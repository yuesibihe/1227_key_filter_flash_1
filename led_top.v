==> flow/design.v <==
module key_filter(
                  clk,
                  rst_n,
                  key_in,
                  key_flag,
                  key_state
                   );
   input clk;
   input rst_n;
   input key_in;
   output reg key_flag;
   output reg key_state;
   localparam 
              IDEL = 4'b0001,
              FILTER0 = 4'b0010,
              DOWN = 4'b0100,
              FILTER1 = 4'b1000;
   reg[3:0] state;
   reg[19:0] cnt;
   reg en_cnt;
   reg key_in_sa,key_in_sb;
   always@(posedge clk or negedge rst_n)
         begin
         	    if(!rst_n)
         	      begin
         	          key_in_sa <= 1'b0;
         	          key_in_sb <= 1'b0;
         	      end
         	      else
         	          begin 
         	          	    key_in_sa <= key_in;
         	          	    key_in_sb <= key_in_sa;
         	          end         	              	
         end                           
   reg key_tmpa,key_tmpb;
   wire pedge,nedge;
   reg cnt_full;
   always@(posedge clk or negedge rst_n)
         begin
         	    if(!rst_n)
         	      begin
         	      	   key_tmpa <= 4'b0;
         	      	   key_tmpb <= 4'b0;         	      	   
         	      end
         	     else 
         	         begin
         	         	    key_tmpa <= key_in_sb;
         	         	    key_tmpb <= key_tmpa ;
         	         end
         end     
   assign  nedge = !key_tmpa & key_tmpb ;
   assign  pedge = key_tmpa & (!key_tmpb); 
   always@(posedge clk or negedge rst_n)
         begin
           	   if(!rst_n)
           	     begin
           	     	    en_cnt <= 1'b0;
           	     	    state <= IDEL;
           	     	    key_flag <= 1'b0;
           	     	    key_state <= 1'b1;
           	     end
         	     else
         	         begin
         	         	    case(state)
         	         	    	 IDEL:
         	         	    	      begin
         	         	    	      	   key_flag <= 1'b0;
         	         	    	      	   if(nedge)
         	         	    	      	    begin
         	         	    	      	    	   state <= FILTER0;
         	         	    	      	    	   en_cnt <= 1'b1;
         	         	    	      	    end
         	         	    	      	    else
         	         	    	      	        state <= IDEL;
         	         	    	      end
         	         	    	 FILTER0:
         	         	    	        begin
         	         	    	        	   if(cnt_full)
         	         	    	        	    begin
         	         	    	        	    	   key_flag <= 1'b1;
         	         	    	        	    	   key_state <= 1'b0;
         	         	    	        	    	   en_cnt <= 1'b0;
         	         	    	        	    	   state <= DOWN;
         	         	    	        	    end
         	         	    	        	    else
         	         	    	        	         state <= FILTER0;         	         	    	        	
         	         	    	        end
         	         	    	 DOWN:
         	         	    	      begin
         	         	    	      	   key_flag <= 1'b0;
         	         	    	      	   if(pedge)
         	         	    	      	     begin
         	         	    	      	     	    state <= FILTER1 ;
         	         	    	      	     	    en_cnt <= 1'b1;
         	         	    	      	     end
         	         	    	      	    else
         	         	    	      	        begin
         	         	    	      	        	   state <= DOWN;         	         	    	      	        	   
         	         	    	      	        end         	         	    	      	                 	         	    	     
         	         	    	      end
         	         	    	 FILTER1:
         	         	    	         begin
         	         	    	         	    if(cnt_full)
         	         	    	         	      begin
         	         	    	         	      	   key_flag <= 1'b1;
         	         	    	         	      	   key_state <= 1'b1;
         	         	    	         	      	   en_cnt <= 1'b0;
         	         	    	         	      	   state <= IDEL;
         	         	    	         	      end
         	         	    	         	    else if(nedge)
         	         	    	         	           begin
         	         	    	         	           	    en_cnt <= 1'b0;
         	         	    	         	           	    state <= DOWN;         	         	    	         	           	    
         	         	    	         	           end
         	         	    	         	    else
         	         	    	         	        begin
         	         	    	         	        	   state <= FILTER1;
         	         	    	         	        end
         	         	    	         end
         	         	    	 default:
         	         	    	         begin
         	         	    	         	    state <= IDEL;
         	         	    	         	    en_cnt <= 1'b0;
         	         	    	         	    key_flag <= 1'b0;
         	         	    	         	    key_state <= 1'b1;         	         	    	         	
         	         	    	         end
         	         	    endcase
         	         end
         end 
    always@(posedge clk or negedge rst_n)     
         begin
         	    if(!rst_n)
         	      begin
         	      	  cnt <= 20'd0;
         	      end
         	    else if(en_cnt)
         	           cnt <= cnt + 1'b1;
         	    else
         	        begin
         	        	   cnt <= 20'd0;
         	        end         	         	         	         	
         end
   always@(posedge clk or negedge rst_n)
         begin
         	    if(!rst_n)
         	     begin
         	     	   cnt_full <= 1'b0;
         	     end
         	    else if(cnt == 999_999)
         	           begin
         	           	    cnt_full <= 1'b1;
         	           end
         	    else 
         	         cnt_full <= 1'b0;
         end      
endmodule
module led_FSM(
               clk,
               rst_n,
               key_flag,
               key_state,
               flash_done,
               times,
               mode,
               en
                );
input clk;
input rst_n;
input key_flag;
input key_state;
input flash_done;
output reg[5:0] times;
output reg mode;
output reg en;
reg en_cnt;
wire nedge,pedge;
assign nedge = key_flag && !key_state;
assign pedge = key_flag && key_state ;
reg [2:0] state;
reg [29:0] cnt;
always@(posedge clk or negedge rst_n)
      begin
      	   if(!rst_n)
      	     begin
      	     	    state <= 1'b0;
      	     	    en_cnt <= 1'b0;
      	     end
      	   else
      	       begin
                    case(state)
                    	  0:begin
                    	         if(nedge)
                    	           begin
                    	           	    state <= 1'b1;
                    	           	    en_cnt <= 1'b1;
                    	           end	
                    	          else
                    	              begin
                    	              	  state <= 1'b0;
                    	              	  en_cnt <= 1'b0;                    	              	
                    	              end
                    	    end
                    	  1:begin
                    	  	     if(pedge)
                    	  	       begin
                    	  	       	    en_cnt <= 1'b0;
                    	  	       	    if(cnt < 50_000_000)
                    	  	       	      begin
                    	  	       	      	  state <= 2'd2;                    	  	       	      	  
                    	  	       	      end
                    	  	       	    else if(cnt >= 50_000_000 && cnt<100_000_000)  
                    	  	       	           begin
                    	  	       	           	    state <= 3'd3;
                    	  	       	           end                
                    	  	       	    else
                    	  	       	        begin
                    	  	       	        	   state <= 3'd4;
                    	  	       	        end  	  	       	   
                    	  	       end
                    	  	      else
                    	  	          begin
                    	  	          	   state <= 3'd1;
                    	  	          	   en_cnt <= 3'd1;
                    	  	          end                    	  	                    	  	                    	    
                    	    end 
                    	  2:begin
                    	  	     if(flash_done)
                    	  	       begin
                    	  	       	   en<=2'd0;
                    	  	       	   state <= 2'd0;                    	  	       	
                    	  	       end
                    	  	     else
                    	  	         begin
                    	  	         	    en<=2'd1;
                    	  	         	    state <= 3'd2;
                    	  	         	    mode <= 3'd0;
                    	  	         	    times <= 5'd5;
                    	  	         end                    	  	                    	  	
                    	     end 
                    	  3:begin
                    	  	     if(flash_done)
                    	  	       begin
                    	  	           en <= 3'd0;
                    	  	           state <= 3'd0; 	
                    	  	       end
                    	  	     else
                    	  	         begin
                    	  	         	    en<=3'd1;
                    	  	         	    state <= 3'd3;
                    	  	         	    mode <= 3'd0;
                    	  	         	    times <= 10'd10;                    	  	         	                        	  	         	
                    	  	         end                    	  	                    	  	
                    	    end         
                    	  4:begin
                    	  	     if(flash_done)
                    	  	      begin
                    	  	      	  en <= 3'd0;
                    	  	      	  state <= 3'd0;                    	  	      	                     	  	      	
                    	  	      end
                    	  	     else
                    	  	        begin
                    	  	        	  en <= 3'd1;
                    	  	        	  state <= 3'd4;
                    	  	        	  mode <= 3'd1;
                    	  	        	  times <= 20'd20;                    	  	        	                      	  	        	
                    	  	        end
                    	    end
                    	  default:begin
                    	  	      state <= 1'd0;                          	  	
                    	  	      end                    	                        	    	                    	                             	          	       	           
      	       	    endcase
      	       end            	
      end
always@(posedge clk or negedge rst_n)
      begin
      	   if(!rst_n)
      	    begin
      	    	  cnt <= 30'd0;      	    	  
      	    end
      	   else if(en_cnt)
      	          begin
      	               cnt <= cnt + 1'b1;
                  end
           else
               begin
               	    cnt <= 30'd0;
               end      	                	         	      	
      end      
endmodule                
module led_flash(
                 clk,
                 rst_n,
                 mode,
                 times,
                 en,
                 flash_done,
                 led
                 );
input clk;
input rst_n;
input mode;
input [5:0] times;
input en;
output reg flash_done;
output reg [3:0] led;
reg [23:0] cnt;
reg [5:0]  cnt_flash;
reg en_cnt;
parameter cnt_max = 24'd9_999_999;
always@(posedge clk or negedge rst_n)
      begin
      	   if(!rst_n)
      	    begin
      	    	   cnt <= 24'd0;
      	    end
      	   else if(en_cnt)
      	          begin
      	          	   if(cnt==cnt_max)
      	          	    begin
      	          	    	   cnt <= 24'd0;  	          	    	
      	          	    end
      	          	    else
      	          	        begin
      	          	        	   cnt <= cnt + 1'b1;
      	          	        end      	          	      	          	
      	          end
      	   else 
      	       begin
      	       	    cnt <= 24'd0;
      	       end      	      	
      end         
always@(posedge clk or negedge rst_n)
      begin
      	   if(!rst_n)
      	     begin
      	     	    led <= 4'b1111;
      	     end
      	   else if(!mode)
      	          begin
      	          	   if(cnt == cnt_max)
      	          	     begin
      	          	     	    led[0] <= ~ led[0];      	          	     	           	          	     	
      	          	     end  
      	          	   else
      	          	       begin
      	          	       	    led[0] <= led[0];
      	          	       end
      	          end
      	   else
      	       begin
      	       	    if(cnt==cnt_max)
      	       	      begin
      	       	      	   led <= ~led;
      	       	      end
      	       	    else
      	       	        begin
      	       	        	   led <= led;
      	       	        end      	       	      	       	
      	       end      	             	
      end         
always@(posedge clk or negedge rst_n)
      begin
      	   if(!rst_n)
      	     begin
      	     	    flash_done <= 1'd0;
      	     	    en_cnt <= 1'd0;
      	     end
      	   else if(en)
      	         begin
      	              if(cnt_flash < times*2)
      	                begin
      	                	   en_cnt <= 1'b1;
      	                end
      	              else
      	                  begin
      	                  	   flash_done <= 1'b1;
      	                  	   en_cnt <= 1'b0;      	                  	
      	                  end
      	         end
      	   else 
      	       begin
      	       	    flash_done <= 1'b0;
      	       	    en_cnt <= 1'b0;
      	       end      	
      end         
always@(posedge clk or negedge rst_n)      
      begin
      	  if(!rst_n)
      	    begin
      	    	   cnt_flash <= 1'b0;      	    	
      	    end
      	  else if(en)
      	         begin
      	         	   if(cnt == cnt_max)
      	         	     cnt_flash <= cnt_flash + 1'b1;
      	         	   else
      	         	     cnt_flash <= cnt_flash ;
      	         end
      	  else
      	      cnt_flash <= 1'b0;      	  
      end 
endmodule 
module led_top(
                clk,
                rst_n,
                key,
                led
                 );
input clk;
input rst_n;
input key;
wire key_flag1;
wire flash_done;
wire [5:0]times;
wire en;
output [3:0]led;
key_filter key_filter1(
                      .clk(clk),
                      .rst_n(rst_n),
                      .key_in(key),
                      .key_flag(key_flag1),
                      .key_state(key_state1)               
                       );  
led_FSM  led_FSM (
                  .clk(clk),
                  .rst_n(rst_n),
                  .key_flag(key_flag1),                     
                  .key_state(key_state1),
                  .flash_done(flash_done),
                  .times(times),
                  .mode(mode),
                  .en(en)
                       );          
led_flash led_flash(
                   .clk(clk),
                   .rst_n(rst_n),
                   .mode(mode),
                   .times(times),
                   .en(en),
                   .flash_done(flash_done),
                   .led(led)
                     ); 
endmodule                                                                                              
======== Tool chain data of led_top ========
Tool output for the design above, in the order of the flow.
Line numbers count from 1 in the design file above.
Library cell names are shortened.
The mark n/a stands for no value.
set-up
  design top .............................. led_top
  clock ................................... clk
  cell library ............................ sky130hd
  corner .................................. tt_025C_1v80

======== Word level ========
Yosys after proc, flatten, opt, wreduce and memory -nomap, before mapping. Memory bits, and registers merged into a memory's read port (data or address), are not among the register bits. Print and check cells are not counted.
bit counts
  memories ................................ 0
  word width x clocked read ports ......... 0
  input bits .............................. 3
  bits in writable memories ............... 0
  cells after elaboration ................. 125
  latch bits .............................. 0
  flip-flop bits (word level) ............. 110
  bits in read-only memories .............. 0
  output and inout bits ................... 4
cells by class
  reductions and logical operators ........ 19
  shift-type cells ........................ 0
  multiplexer cells ....................... 49
  $mul .................................... 0
  $add $sub $neg .......................... 4
  divide/modulo/power cells ............... 0
  bitwise operators ....................... 5
  equality and inequality tests ........... 22
  order comparisons ....................... 4
operators with widths
  operator                                                count
  two-way mux 24 bit                                      2
  adder 30 x 1 -> 30 bit (second input constant)          1
  >= comparator 30 x 26 -> 1 bit (second input constant)  1
  < comparator 30 x 26 -> 1 bit (second input constant)   1
  < comparator 30 x 27 -> 1 bit (second input constant)   1
  two-way mux 30 bit                                      1
  two-way mux 6 bit                                       5
  adder 24 x 1 -> 24 bit (second input constant)          1
  equality test 24 bit (second input constant)            1
  two-way mux 1 bit                                       22
  adder 20 x 1 -> 20 bit (second input constant)          1
  equality test 20 bit (second input constant)            1
  two-way mux 20 bit                                      1
  case mux 6 bit (select 3 bit)                           1
  case mux 4 bit (select 4 bit)                           1
  case mux 3 bit (select 5 bit)                           1
  two-way mux 3 bit                                       5
  inequality test 2 x 1 -> 1 bit (second input constant)  6
  two-way mux 4 bit                                       3
  inequality test 2 bit (second input constant)           5
  AND reduction 4 bit                                     2
  < comparator 6 x 7 -> 1 bit                             1
  OR reduction 2 bit                                      3
  equality test 3 x 2 -> 1 bit (second input constant)    2
  adder 6 x 1 -> 6 bit (second input constant)            1
  two-way mux 2 bit                                       3
  AND reduction 5 bit                                     1
  AND reduction 2 bit                                     2
Not listed: further kinds 20, cells in them 27.

======== Depth ========
Longest topological path by Yosys (ltp), each cell counted once; first at word level (registers and memories cut), then after technology mapping (sequential cells cut; the memories' decode and read muxes count).
depth
  depth in word-level cells ............... 6
  ABC_AREA ................................ 0
  gate-level depth with buffers ........... 7
  mapped depth without buffers ............ 6

======== Synthesis result ========
Source: synth_stat.txt of the flow (Yosys; design flattened, memories mapped). It holds for the ABC_AREA given above (unset counts as 0); a run with the other value may have another netlist.
cell types
  cell type  count  total area (µm²)
  dfrtp_1    97     2.43E+03
  xor2_1     35     306.544
  nor2_1     68     255.245
  xnor2_1    26     227.718
  nand3_1    44     220.211
  dfstp_2    7      183.926
  edfxtp_1   6      180.173
  nand2_1    33     123.869
  and3_1     17     106.352
  ha_1       8      100.096
  and2_1     15     93.84
  nand4_1    13     81.328
  nand4_2    5      62.56
  a21oi_1    12     60.058
  nand2b_1   9      56.304
  or3_1      9      56.304
  o21ai_0    11     55.053
  inv_1      14     52.55
Not listed: further types 40, cells in them 89.
synthesis totals
  mapped area ............................. 5327.6 µm²
  sequential area ......................... 2791.4 µm²
  standard cells after synthesis .......... 518
  flip-flop cells ......................... 110
  buffer cells ............................ 14
The figures by module come from a second, unflattened synthesis with its own total; it is not the netlist above.
second synthesis, totals
  cells (unflattened synthesis) ........... 546
  area total of the unflattened synthesis .. 5586.6 µm²
Each row is one instance without its submodules.
by module
  module      cells  area (µm²)  instances  sequential area (µm²)
  led_FSM     203    2124.5      1          1082.3
  led_flash   195    1969.4      1          905.9
  key_filter  148    1492.7      1          803.3
  led_top     0      0.0         1          0.0

======== Path before layout ========
OpenSTA on the mapped netlist: ideal clock, no wires. The path of least setup slack (recovery checks aside). Input and output delay are each 20% of the period. Register names are those of the netlist, which keeps one name where synthesis merged equal registers.
timing path post-synthesis
  kind .................................... flip-flop to flip-flop
  start point ............................. reg led_FSM.cnt[0]
  end point ............................... reg led_FSM.cnt[24]
  time at the first pin ................... 0.000 ns
  arrival time ............................ 1.558 ns
  clock period ............................ 3.1 ns
  buffers on the path ..................... 0
  setup time .............................. 0.132 ns
  stages .................................. 7
  path delay .............................. 1.690 ns
  data required time ...................... 2.968 ns
  setup slack ............................. 1.410 ns
  synthesis period reached ................ 1.69 ns
"path delay" is the arrival time less input delay plus setup time.
"stages" counts driving pins, that of a launching flip-flop among them; a cell with two outputs on the path counts twice.
"synthesis period reached" = period - worst setup slack (recovery checks aside). The figure is calculated, with input and output delays left at 20% of the set period.
Between the ends stands the longest chain of elaborated cells between them, by number of cells; it is not shown to be the way that was timed. Of several equally long chains one is given.
Each line given opens the expression or statement behind the cell; cells for indexed reads and writes are added by Yosys, which also makes memories of some case tables.
At most two assigning lines are given for a register; there are more.
on the way, post-synthesis
  path through ............................ dfrtp_1 > ha_1 > nand4_2 > nor4_4 > nand4_1 > xnor2_1 > nor2_1
  length of the longest elaborated chain .. 2
  elaborated cells on any way between the ends .. 2
  RTL lines with such cells ............... 2
  classes of those cells .................. add/sub (1); mux (1)
ends and longest elaborated chain, post-synthesis
  item                    RTL line  RTL
  from (decl)             180       reg [29:0] cnt;
  from (assign)           278       cnt <= 30'd0;
  from (assign)           282       cnt <= cnt + 1'b1;
  adder 30 x 1 -> 30 bit  282
  two-way mux 30 bit      280       else if(en_cnt)
  to (assign)             278
  to (assign)             282
  to (decl)               180

# Flow runs of led_top

Module led_top, platform sky130hd: 2 stored runs of the flow (Yosys, OpenROAD) with differing settings, in no particular order. Input and output delays are each 20% of the period that was set; the output load is 0.01 pF.

Flow files of run 1
==> flow/run.sh <==
#!/bin/bash
# the make line also repeats the synthesis and layout settings of config.mk as NAME=value (left out here)
make -C /OpenROAD-flow-scripts/flow DESIGN_CONFIG=/design/flow/config.mk WORK_HOME=/design/flow/orfs CLKGATE_MAP_FILE= finish
==> flow/config.mk <==
export PLATFORM = sky130hd
export DESIGN_NAME = led_top
export DESIGN_NICKNAME = led_top
export VERILOG_FILES = /design/flow/design.v
export SDC_FILE = /design/flow/constraint.sdc
export NUM_CORES = 4
export LEC_CHECK = 0
export CAP_MARGIN = 20
export CELL_PAD_IN_SITES_DETAIL_PLACEMENT = 2
export CORE_ASPECT_RATIO = 1.93
export CORE_MARGIN = 7
export CORE_UTILIZATION = 57
export CTS_CLUSTER_SIZE = 35
export GPL_TIMING_DRIVEN = 1
export MAX_ROUTING_LAYER = met4
export PLACE_DENSITY_LB_ADDON = 0.02
export SETUP_SLACK_MARGIN = -0.14
export SLEW_MARGIN = 20
==> flow/constraint.sdc <==
create_clock -name core_clock -period 1.81 [get_ports {clk}]
set_input_delay 0.3620 -clock core_clock [delete_from_list [all_inputs] [get_ports {clk}]]
set_output_delay 0.3620 -clock core_clock [all_outputs]
set_load 0.01 [all_outputs]

report of run 1: did not finish, place, DPL-0033

Flow files of run 2
==> flow/run.sh <==
#!/bin/bash
# the make line also repeats the synthesis and layout settings of config.mk as NAME=value (left out here)
make -C /OpenROAD-flow-scripts/flow DESIGN_CONFIG=/design/flow/config.mk WORK_HOME=/design/flow/orfs CLKGATE_MAP_FILE= finish
==> flow/config.mk <==
export PLATFORM = sky130hd
export DESIGN_NAME = led_top
export DESIGN_NICKNAME = led_top
export VERILOG_FILES = /design/flow/design.v
export SDC_FILE = /design/flow/constraint.sdc
export NUM_CORES = 4
export LEC_CHECK = 0
export CAP_MARGIN = 20
export CELL_PAD_IN_SITES_DETAIL_PLACEMENT = 2
export CORE_MARGIN = 2
export CORE_UTILIZATION = 54
export CTS_CLUSTER_DIAMETER = 94
export GPL_ROUTABILITY_DRIVEN = 0
export GPL_TIMING_DRIVEN = 0
export PLACE_DENSITY_LB_ADDON = 0.23
export SETUP_SLACK_MARGIN = 0.35
export SLEW_MARGIN = 20
==> flow/constraint.sdc <==
create_clock -name core_clock -period 2.91 [get_ports {clk}]
set_input_delay 0.5820 -clock core_clock [delete_from_list [all_inputs] [get_ports {clk}]]
set_output_delay 0.5820 -clock core_clock [all_outputs]
set_load 0.01 [all_outputs]

report of run 2: did not finish, place, DPL-0033
